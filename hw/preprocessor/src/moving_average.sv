==> flow/design.v <==
`timescale 1ns / 1ps
module averager #(
  	parameter WINDOW_LENGTH = 16,  
  	parameter DATA_WIDTH    = 32
)(
    input                                   clk, 
    input                                   rst,
    input  logic signed [DATA_WIDTH - 1:0]  data_in,
    input  logic signed [DATA_WIDTH - 1:0]  data_out,
    output logic signed [DATA_WIDTH - 1:0]  averaged_value
);
  integer i;
  logic signed [DATA_WIDTH + $clog2(WINDOW_LENGTH):0] sum;
  always_ff @(posedge clk or posedge rst) begin
    if (rst) begin
        averaged_value <= {DATA_WIDTH{1'b0}};
        sum <= {DATA_WIDTH + $clog2(WINDOW_LENGTH){1'b0}};
    end else begin
        sum <= sum + data_in - data_out;
        averaged_value <= sum / WINDOW_LENGTH;
    end
  end
endmodule
`timescale 1ns / 1ps
module moving_average #(
    parameter WINDOW_LENGTH = 16,  
  	parameter DATA_WIDTH    = 32 
    )(
    input                                   clk,
    input                                   rst,
    input  logic signed [DATA_WIDTH - 1:0]  data_in,
    output logic signed [DATA_WIDTH - 1:0]  filter_out
    );
    logic [DATA_WIDTH - 1:0] data_out;
    shiftreg #(
        .DATA_WIDTH     (DATA_WIDTH),
        .WINDOW_LENGTH  (WINDOW_LENGTH)
        ) averaging_window (
        .clk            (clk),
        .rst            (rst),
        .data_in        (data_in),
        .data_out       (data_out)
        );
    averager #(
        .DATA_WIDTH     (DATA_WIDTH),
        .WINDOW_LENGTH  (WINDOW_LENGTH)
        ) averager(
        .clk            (clk),
        .rst            (rst),
        .data_in        (data_in),
        .data_out       (data_out),
        .averaged_value (filter_out)
        );
endmodule
`timescale 1ns / 1ps
module shiftreg #(
  	parameter WINDOW_LENGTH = 16,  
  	parameter DATA_WIDTH    = 32 
)(
  	input                                   clk, 
    input                                   rst,
    input  logic signed [DATA_WIDTH - 1:0]  data_in,
    output logic signed [DATA_WIDTH - 1:0]  data_out
  );
    logic signed [DATA_WIDTH - 1:0] cells [0:WINDOW_LENGTH - 1];
  	integer i;
  always_ff @(posedge clk or posedge rst) begin
    if (rst) begin
      for (i = 0; i < WINDOW_LENGTH; i = i + 1) begin
        cells[i] <= {DATA_WIDTH{1'b0}};
      end
      data_out <= {DATA_WIDTH{1'b0}};
    end else begin
      data_out <= cells[WINDOW_LENGTH - 1];
      for (i = 0; i < WINDOW_LENGTH; i = i + 1) begin
        cells[i] <= cells[i-1];
      end
      cells[0] <= data_in;
    end
  end
endmodule
# From RTL to reports: moving_average

The steps from the RTL of moving_average to its reports follow in flow order.
Line numbers count from 1 in the design file above.
Operators: Yosys type, input widths -> output width; for muxes data width and select width s.
Library cell names are shortened.
A cell with - has no value.

Top: moving_average
Clock port: clk
Library: sky130hd
Library corner: tt_025C_1v80

# Word-level counts

Counts by Yosys on the flattened word-level netlist (proc, flatten, opt, wreduce). Print and check cells are left out. Cells with the same type and inputs are merged into one.

$add $sub $neg: 3
Bitwise logic cells: 1
Order comparisons: 0
$mul: 0
Mux-type cells: 0
Reduce/logical cells: 1
Shift-type cells: 0
Divide/modulo/power cells: 0
Equal/unequal tests: 0

Operators with widths:

| cell            | count |
| $add 37x32->37  | 1 |
| $sub 37x32->37  | 1 |
| $add 32x1->32   | 1 |
| $reduce_or 4->1 | 1 |
| $and 1x1->1     | 1 |

Input port bits: 34
Bits in writable memories: 0
Clocked read ports x word width: 0
Cells after elaboration: 24
Bits in latches: 0
Output and inout bits: 32
Bits in registers: 613
Memory bits (read-only): 0
Memories: 0

# Longest topological paths

Yosys ltp: most cells in a row. Word level: on the elaborated netlist, between registers, memories and ports. Mapped: between sequential cells and ports; inverters and the memories' decode and read muxes count.

Word-level depth: 3
ABC_AREA: 0
Gate-level depth with buffers: 14

# Synthesis result

Yosys stat after the flow's synthesis: flattened, memories mapped to cells. It holds for the ABC_AREA given above (unset counts as 0); a run with the other value may have another netlist.

Sequential area: 15339.7 um^2
Flip-flops: 613
Cell count: 1136
Mapped area: 19142.1 um^2

Cells by type:

| cell type | count | total area (um^2) |
| dfrtp_1   | 613   | 1.53E+04 |
| fa_1      | 36    | 720.691 |
| inv_1     | 149   | 559.286 |
| ha_1      | 40    | 500.48 |
| xnor2_1   | 51    | 446.678 |
| a21o_1    | 22    | 165.158 |
| a21oi_1   | 31    | 155.149 |
| xor2_1    | 13    | 113.859 |
| nand3_1   | 20    | 100.096 |
| nand2_1   | 25    | 93.84 |
| nor2_1    | 21    | 78.826 |
| nand4_1   | 8     | 50.048 |
| nor3_1    | 9     | 45.043 |
| o21a_1    | 6     | 45.043 |
| and3_1    | 7     | 43.792 |
| o21ai_0   | 8     | 40.038 |
| a41oi_2   | 2     | 32.531 |
| o21ai_1   | 5     | 25.024 |

Other cell types: 49; their cells: 70.
By module: a second synthesis without flattening, with its own total; a netlist apart from the flattened one above.

Cells (unflattened synthesis): 1172
Area total of the unflattened synthesis: 19378.6 um^2

Rows give one instance, submodules left out.

By module:

| module         | cells | area (um^2) | instances |
| shiftreg       | 545   | 13616.8     | 1 |
| averager       | 627   | 5761.8      | 1 |
| moving_average | 0     | 0.0         | 1 |

# Worst setup path after synthesis

Source: OpenSTA report_checks on the synthesized netlist (no wires, ideal clock, input and output delay 20% of the period each), path of least setup slack; recovery checks are left aside. Register names are those of the netlist, which keeps one name where synthesis merged equal registers.

Path type: input-to-reg
Start point: input data_in[1]
End point: register averager.sum[29]
Clock period: 3.41 ns
Arrival time: 3.118 ns
Setup time: 0.126 ns
Required time: 3.284 ns
Driving pins on the path: 12
External input delay: 0.682 ns
Setup slack: 0.166 ns
Delay of the path: 2.562 ns
Period reached after synthesis: 3.244 ns

"delay of the path" is the arrival time less input delay plus setup time.
"driving pins on the path" counts driving pins, that of a launching flip-flop among them; a cell with two outputs on the path counts twice.
"period reached after synthesis" is the clock period less the worst setup slack; recovery checks do not enter. This is arithmetic on one report: input and output delays are still those of the set period (20% each).
The rows between start and end are the longest chain of elaborated cells between them; the timing report does not say that the signal goes this way. Where chains are equally long, one stands for them.
Each line given opens the expression or statement behind the cell; cells for indexed reads and writes are added by Yosys, which also makes memories of some case tables.

Path through: inv_1 fa_1 inv_1 ha_1 a21o_1 a21oi_2 o21bai_4 a21oi_2 o31ai_4 a41oi_2 nor2_1 o311a_1
Cells in the longest elaborated chain: 2

Ends and longest elaborated chain, after synthesis:

| element         | RTL line | source |
| start, declared | 31       | `input  logic signed [DATA_WIDTH - 1:0]  data_in,` |
| $add 37x32->37  | 19       | `sum <= sum + data_in - data_out;` |
| $sub 37x32->37  | 19       |  |
| end, assigned   | 17       | `sum <= {DATA_WIDTH + $clog2(WINDOW_LENGTH){1'b0}};` |
| end, assigned   | 19       |  |
| end, declared   | 13       | `logic signed [DATA_WIDTH + $clog2(WINDOW_LENGTH):0] sum;` |

# Worst path after layout

From the final timing report of flow run 1: the path of least setup slack in the routed layout; clock arrival at registers is part of the times.

Path type: input-to-reg
Start point: input data_in[1]
End point: register averager.sum[34]
Driving pins on the path: 12
External input delay: 1.26 ns
Arrival time: 4.72 ns
Setup time: 0.10 ns
Setup slack: 2.06 ns
Required time: 6.78 ns
Clock period: 6.31 ns

The rows between start and end are the longest chain of elaborated cells between them; the timing report does not say that the signal goes this way. Where chains are equally long, one stands for them.

Path through: clkdlybuf4s50_1 inv_1 fa_1 fa_1 nand2b_1 a211oi_2 o211ai_1 a311oi_2 o21ai_2 a22oi_4 a2111oi_1 a311oi_1
Cells in the longest elaborated chain: 2

Ends and longest elaborated chain, post-layout:

| element         | RTL line | source |
| start, declared | 31       | `input  logic signed [DATA_WIDTH - 1:0]  data_in,` |
| $add 37x32->37  | 19       | `sum <= sum + data_in - data_out;` |
| $sub 37x32->37  | 19       |  |
| end, assigned   | 17       | `sum <= {DATA_WIDTH + $clog2(WINDOW_LENGTH){1'b0}};` |
| end, assigned   | 19       |  |
| end, declared   | 13       | `logic signed [DATA_WIDTH + $clog2(WINDOW_LENGTH):0] sum;` |

## Implementation results

Below are 2 stored runs of the flow (Yosys, OpenROAD; platform sky130hd) on moving_average, each with its settings and what was measured, unordered. Constraints: input delay and output delay 20% of the set period each, output load 0.01 pF.
"achieved period": clock period set for the run, less the worst setup slack. It is reckoned from that one timing run; input and output delays stay at 20% of the period that was set.
"worst setup path time" = time allowed to the worst setup path (clock period - input delay - output delay, where it has them) - its slack; a late launch clock adds to it, a late capture clock takes from it.
"power consumption": no workload was simulated; the value follows from the tool's default switching activity.

## Flow run 1

==> flow/run.sh <==
#!/bin/bash
# the make line also repeats the synthesis and layout settings of config.mk as NAME=value (left out here)
make -C /OpenROAD-flow-scripts/flow DESIGN_CONFIG=/design/flow/config.mk WORK_HOME=/design/flow/orfs CLKGATE_MAP_FILE= finish
==> flow/config.mk <==
export PLATFORM = sky130hd
export DESIGN_NAME = moving_average
export DESIGN_NICKNAME = moving_average
export VERILOG_FILES = /design/flow/design.v
export SDC_FILE = /design/flow/constraint.sdc
export NUM_CORES = 4
export LEC_CHECK = 0
export CAP_MARGIN = 0
export CELL_PAD_IN_SITES_DETAIL_PLACEMENT = 1
export CORE_ASPECT_RATIO = 0.65
export CORE_MARGIN = 2
export CORE_UTILIZATION = 36
export CTS_CLUSTER_SIZE = 83
export HOLD_SLACK_MARGIN = 0.07
export PLACE_DENSITY_LB_ADDON = 0.05
export SLEW_MARGIN = 20
==> flow/constraint.sdc <==
create_clock -name core_clock -period 6.31 [get_ports {clk}]
set_input_delay 1.2620 -clock core_clock [delete_from_list [all_inputs] [get_ports {clk}]]
set_output_delay 1.2620 -clock core_clock [all_outputs]
set_load 0.01 [all_outputs]

| result of flow run 1 | value |
|---|---|
| worst setup path time | 2.99 ns |
| worst setup path kind | input-to-reg |
| chip area after synthesis (Yosys) | 19142.1 um^2 |
| utilization after layout | 43.2% |
| setup slack of the critical path | 2.058 ns |
| full die area | 55076.7 um^2 |
| achieved period | 4.252 ns |
| power consumption | 11.260 mW |
| total negative setup slack | 0.000 ns |
| worst hold slack | 0.342 ns |
| std-cell area (final layout) | 22801.9 um^2 |

## Flow run 2

==> flow/run.sh <==
#!/bin/bash
# the make line also repeats the synthesis and layout settings of config.mk as NAME=value (left out here)
make -C /OpenROAD-flow-scripts/flow DESIGN_CONFIG=/design/flow/config.mk WORK_HOME=/design/flow/orfs CLKGATE_MAP_FILE= finish
==> flow/config.mk <==
export PLATFORM = sky130hd
export DESIGN_NAME = moving_average
export DESIGN_NICKNAME = moving_average
export VERILOG_FILES = /design/flow/design.v
export SDC_FILE = /design/flow/constraint.sdc
export NUM_CORES = 4
export LEC_CHECK = 0
export ABC_AREA = 1
export CAP_MARGIN = 15
export CELL_PAD_IN_SITES_DETAIL_PLACEMENT = 1
export CELL_PAD_IN_SITES_GLOBAL_PLACEMENT = 0
export CORE_ASPECT_RATIO = 0.71
export CORE_MARGIN = 3
export CORE_UTILIZATION = 15
export CTS_CLUSTER_SIZE = 54
export GPL_ROUTABILITY_DRIVEN = 0
export MAX_ROUTING_LAYER = met4
export PLACE_DENSITY = 0.92
export SETUP_SLACK_MARGIN = 0.06
export SLEW_MARGIN = 35
==> flow/constraint.sdc <==
create_clock -name core_clock -period 3.24 [get_ports {clk}]
set_input_delay 0.6480 -clock core_clock [delete_from_list [all_inputs] [get_ports {clk}]]
set_output_delay 0.6480 -clock core_clock [all_outputs]
set_load 0.01 [all_outputs]

| result of flow run 2 | value |
|---|---|
| worst setup path time | 3.35 ns |
| worst setup path kind | input-to-reg |
| chip area after synthesis (Yosys) | 20029.2 um^2 |
| utilization after layout | 19.5% |
| setup slack of the critical path | -0.760 ns |
| full die area | 138013.0 um^2 |
| achieved period | 4.000 ns |
| power consumption | 27.431 mW |
| total negative setup slack | -4.192 ns |
| worst hold slack | 0.237 ns |
| std-cell area (final layout) | 25750.9 um^2 |
