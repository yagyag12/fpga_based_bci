==> flow/design.v <==
`timescale 1ns / 1ps
module adc_sampler #(
    parameter CLK_FREQ      =   100000000,           
    parameter TARGET_FREQ   =   256                  
    )(
    input                   clk,
    input                   rst,
    input           [31:0]  adc_in,
    output   logic  [31:0]  sample_out,
    output                  sample_clk
    );
localparam COUNTER_VAL  =   CLK_FREQ / TARGET_FREQ;
logic   [$clog2(COUNTER_VAL)-1:0]   counter;
logic                               sample_clk_reg;
always_ff @(posedge clk or posedge rst) begin
    if (rst) begin
        sample_out  <=  0;
        counter     <=  0;
        sample_clk_reg <= 0;
    end
    else begin
        counter     <=  counter + 1; 
        if (counter < COUNTER_VAL / 2) begin
            sample_clk_reg <= 1;
        end else begin
            sample_clk_reg <= 0;
        end
        if (counter == COUNTER_VAL - 1) begin
            counter     <=  0;
            sample_out  <=  adc_in; 
        end
    end
end
assign sample_clk = sample_clk_reg;
endmodule
## From RTL to reports: adc_sampler

Tool output for the design above, in the order of the flow.
Line numbers count from 1 in the design file above.
Operators: Yosys type, input widths -> output width; for muxes data width and select width s.
Not given: --

| set-up | value |
|---|---|
| top module | adc_sampler |
| clock port | clk |
| standard-cell library | sky130hd |
| library corner | tt_025C_1v80 |

## After elaboration

Source: Yosys, flattened and elaborated, memories not mapped. Widths are those after wreduce; folded enables and synchronous resets count as part of the registers. Registers that Yosys merges into a memory's read port (data or address) are not register bits. Print and check cells do not count. Equal cells are merged and count once.

| cells by class | value |
|---|---|
| $add $sub $neg | 1 |
| $lt $le $gt $ge | 1 |
| equality and inequality tests | 1 |
| muxes and demuxes | 2 |

Operators with widths:

| kind | count |
|---|---|
| $add 19x1->19 const B | 1 |
| $lt 19x18->1 const B | 1 |
| $eq 19x19->1 const B | 1 |
| $mux 19 | 1 |
| $mux 1 | 1 |

| bit counts | value |
|---|---|
| register bits | 52 |
| input port bits | 34 |
| output and inout port bits | 33 |
| word-level cells | 8 |

## Longest topological paths

Yosys ltp: most cells in a row. Word level: on the elaborated netlist, between registers, memories and ports. Mapped: between sequential cells and ports; inverters and the memories' decode and read muxes count.

| logic depth | value |
|---|---|
| word-level depth | 2 |
| ABC_AREA | 0 |
| mapped depth | 8 |
| gate-level depth less buffers | 6 |

## Mapped cells and area

The flow's flattened synthesis, as Yosys stat reports it; memories are mapped. The netlist is that of the ABC_AREA named above (0 if unset); the other value can give another one.

Cell types:

| type | count | total area (sq um) |
|---|---|---|
| sky130_fd_sc_hd__dfrtp_1 | 52 | 1.3E+03 |
| sky130_fd_sc_hd__mux2_4 | 27 | 405.389 |
| sky130_fd_sc_hd__xor2_1 | 7 | 61.309 |
| sky130_fd_sc_hd__buf_12 | 3 | 60.058 |
| sky130_fd_sc_hd__mux2_2 | 5 | 56.304 |
| sky130_fd_sc_hd__xnor2_1 | 6 | 52.55 |
| sky130_fd_sc_hd__nand3_1 | 9 | 45.043 |
| sky130_fd_sc_hd__nand4_4 | 2 | 42.541 |
| sky130_fd_sc_hd__nor2_1 | 10 | 37.536 |
| sky130_fd_sc_hd__ha_1 | 2 | 25.024 |
| sky130_fd_sc_hd__nor4b_4 | 1 | 23.773 |
| sky130_fd_sc_hd__and3_4 | 2 | 22.522 |
| sky130_fd_sc_hd__a21oi_1 | 4 | 20.019 |
| sky130_fd_sc_hd__nor2_8 | 1 | 20.019 |
| sky130_fd_sc_hd__inv_1 | 5 | 18.768 |
| sky130_fd_sc_hd__nand2_1 | 5 | 18.768 |
| sky130_fd_sc_hd__nand4_1 | 3 | 18.768 |
| sky130_fd_sc_hd__nand3_4 | 1 | 17.517 |

Not listed: further types 20, cells in them 25.

| synthesis totals | value |
|---|---|
| cell count | 170 |
| cell area after synthesis | 0.0024486 sq mm |
| mapped flip-flops | 52 |
| buffer cells | 6 |

## Timing after synthesis

Path of least setup slack by OpenSTA after synthesis, without wires, with an ideal clock, recovery checks aside; 20% of the period is set as input and as output delay. Where synthesis merged equal registers, the netlist keeps one of their names.

| path after synthesis | value |
|---|---|
| path kind | register to register |
| start | register counter[0] |
| end | register sample_out[0] |
| period | 2.02 ns |
| library setup time | 0.125 ns |
| data arrival time | 1.576 ns |
| data required time | 1.895 ns |
| slack | 0.319 ns |
| delay of the path | 1.701 ns |
| stages | 8 |
| buffers on the path | 1 |
| period reached after synthesis | 1.701 ns |

"delay of the path" is the arrival time less input delay plus setup time.
"stages" counts driving pins, that of a launching flip-flop among them; a cell with two outputs on the path counts twice.
"period reached after synthesis" = period - worst setup slack (recovery checks aside). The figure is calculated, with input and output delays left at 20% of the set period.
The rows between start and end are the longest chain of elaborated cells between them; the timing report does not say that the signal goes this way. Where chains are equally long, one stands for them.
A line is the first line of the expression or statement that the cell stems from. Yosys adds cells for indexed reads and writes and turns some case tables into memories.
A register here has more assigning lines than the two given.

| between the ends, after synthesis | value |
|---|---|
| path through | sky130_fd_sc_hd__dfrtp_1 sky130_fd_sc_hd__inv_1 sky130_fd_sc_hd__ha_1 sky130_fd_sc_hd__and3b_1 sky130_fd_sc_hd__nand4_4 sky130_fd_sc_hd__nor2_8 sky130_fd_sc_hd__buf_12 sky130_fd_sc_hd__mux2_4 |
| length of the longest elaborated chain | 1 |
| elaborated cells on any way between the ends | 1 |
| RTL lines with such cells | 1 |
| those cells by class | eq/ne: 1 |

Ends and longest elaborated chain, after synthesis:

| element | line | RTL |
|---|---|---|
| start: declaration | 13 | `logic   [$clog2(COUNTER_VAL)-1:0]   counter;` |
| start: assignment | 18 | `counter     <=  0;` |
| start: assignment | 22 | `counter     <=  counter + 1;` |
| $eq 19x19->1 | 28 | `if (counter == COUNTER_VAL - 1) begin` |
| end: assignment | 17 | `sample_out  <=  0;` |
| end: assignment | 30 | `sample_out  <=  adc_in;` |
| end: declaration | 9 | `output   logic  [31:0]  sample_out,` |

## Timing after layout

From the final timing report of run 2: the path of least setup slack in the routed layout; clock arrival at registers is part of the times.

| path post-layout | value |
|---|---|
| path kind | register to register |
| start | register counter[0] |
| end | register sample_out[13] |
| period | 2.23 ns |
| library setup time | 0.11 ns |
| data arrival time | 2.05 ns |
| data required time | 2.43 ns |
| slack | 0.38 ns |
| stages | 8 |
| buffers on the path | 1 |

The rows between start and end are the longest chain of elaborated cells between them; the timing report does not say that the signal goes this way. Where chains are equally long, one stands for them.
A register here has more assigning lines than the two given.

| between the ends, post-layout | value |
|---|---|
| path through | sky130_fd_sc_hd__dfrtp_1 sky130_fd_sc_hd__inv_1 sky130_fd_sc_hd__ha_1 sky130_fd_sc_hd__and3b_1 sky130_fd_sc_hd__nand4_4 sky130_fd_sc_hd__nor2_8 sky130_fd_sc_hd__buf_12 sky130_fd_sc_hd__mux2_2 |
| length of the longest elaborated chain | 1 |
| elaborated cells on any way between the ends | 1 |
| RTL lines with such cells | 1 |
| those cells by class | eq/ne: 1 |

Ends and longest elaborated chain, post-layout:

| element | line | RTL |
|---|---|---|
| start: declaration | 13 | `logic   [$clog2(COUNTER_VAL)-1:0]   counter;` |
| start: assignment | 18 | `counter     <=  0;` |
| start: assignment | 22 | `counter     <=  counter + 1;` |
| $eq 19x19->1 | 28 | `if (counter == COUNTER_VAL - 1) begin` |
| end: assignment | 17 | `sample_out  <=  0;` |
| end: assignment | 30 | `sample_out  <=  adc_in;` |
| end: declaration | 9 | `output   logic  [31:0]  sample_out,` |

## Implementation results

Settings and measured results of 2 stored flow runs for module adc_sampler (sky130hd), not sorted in any way. The constraints put input and output delay at 20% of the set period each and load the outputs with 0.01 pF.
"clock period reached" means the clock period less the worst setup slack. The figure is calculated, with input and output delays left at 20% of the set period.
"worst setup path time" = time allowed to the worst setup path (clock period - input delay - output delay, where it has them) - its slack; a late launch clock adds to it, a late capture clock takes from it.
"total power after layout" rests on the timing tool's default activity at the inputs, not on a simulated workload.

#### Run 1

| setting | value |
|---|---|
| period_ns | `2.77` |
| CORE_UTILIZATION | `38` |
| HOLD_SLACK_MARGIN | `0.11` |
| CORE_MARGIN | `7` |
| CELL_PAD_IN_SITES_GLOBAL_PLACEMENT | `3` |
| ABC_AREA | `1` |
| CTS_CLUSTER_DIAMETER | `112` |
| MAX_ROUTING_LAYER | `met5` |
| CAP_MARGIN | `20` |
| SLEW_MARGIN | `20` |

Incomplete, placement halted on GPL-0301.

#### Run 2

| setting | value |
|---|---|
| period_ns | `2.23` |
| CORE_UTILIZATION | `29` |
| SETUP_SLACK_MARGIN | `0.24` |
| PLACE_DENSITY | `0.94` |
| ABC_AREA | `0` |
| GPL_TIMING_DRIVEN | `1` |
| GPL_ROUTABILITY_DRIVEN | `1` |
| MAX_ROUTING_LAYER | `met5` |
| CAP_MARGIN | `20` |
| CORE_MARGIN | `2` |
| SLEW_MARGIN | `20` |

| result | value |
|---|---|
| standard-cell area after routing | 0.0033057 sq mm |
| mapped cell area after synthesis | 0.0024486 sq mm |
| setup slack of the worst path | 0.375 ns |
| setup total negative slack | 0.000 ns |
| final utilization | 40.2 % |
| die size | 0.0091949 sq mm |
| worst setup path time | 1.85 ns |
| worst setup path type | register to register |
| total power after layout | 1.575 mW |
| clock period reached | 1.855 ns |
| worst hold slack in the final report | 0.489 ns |
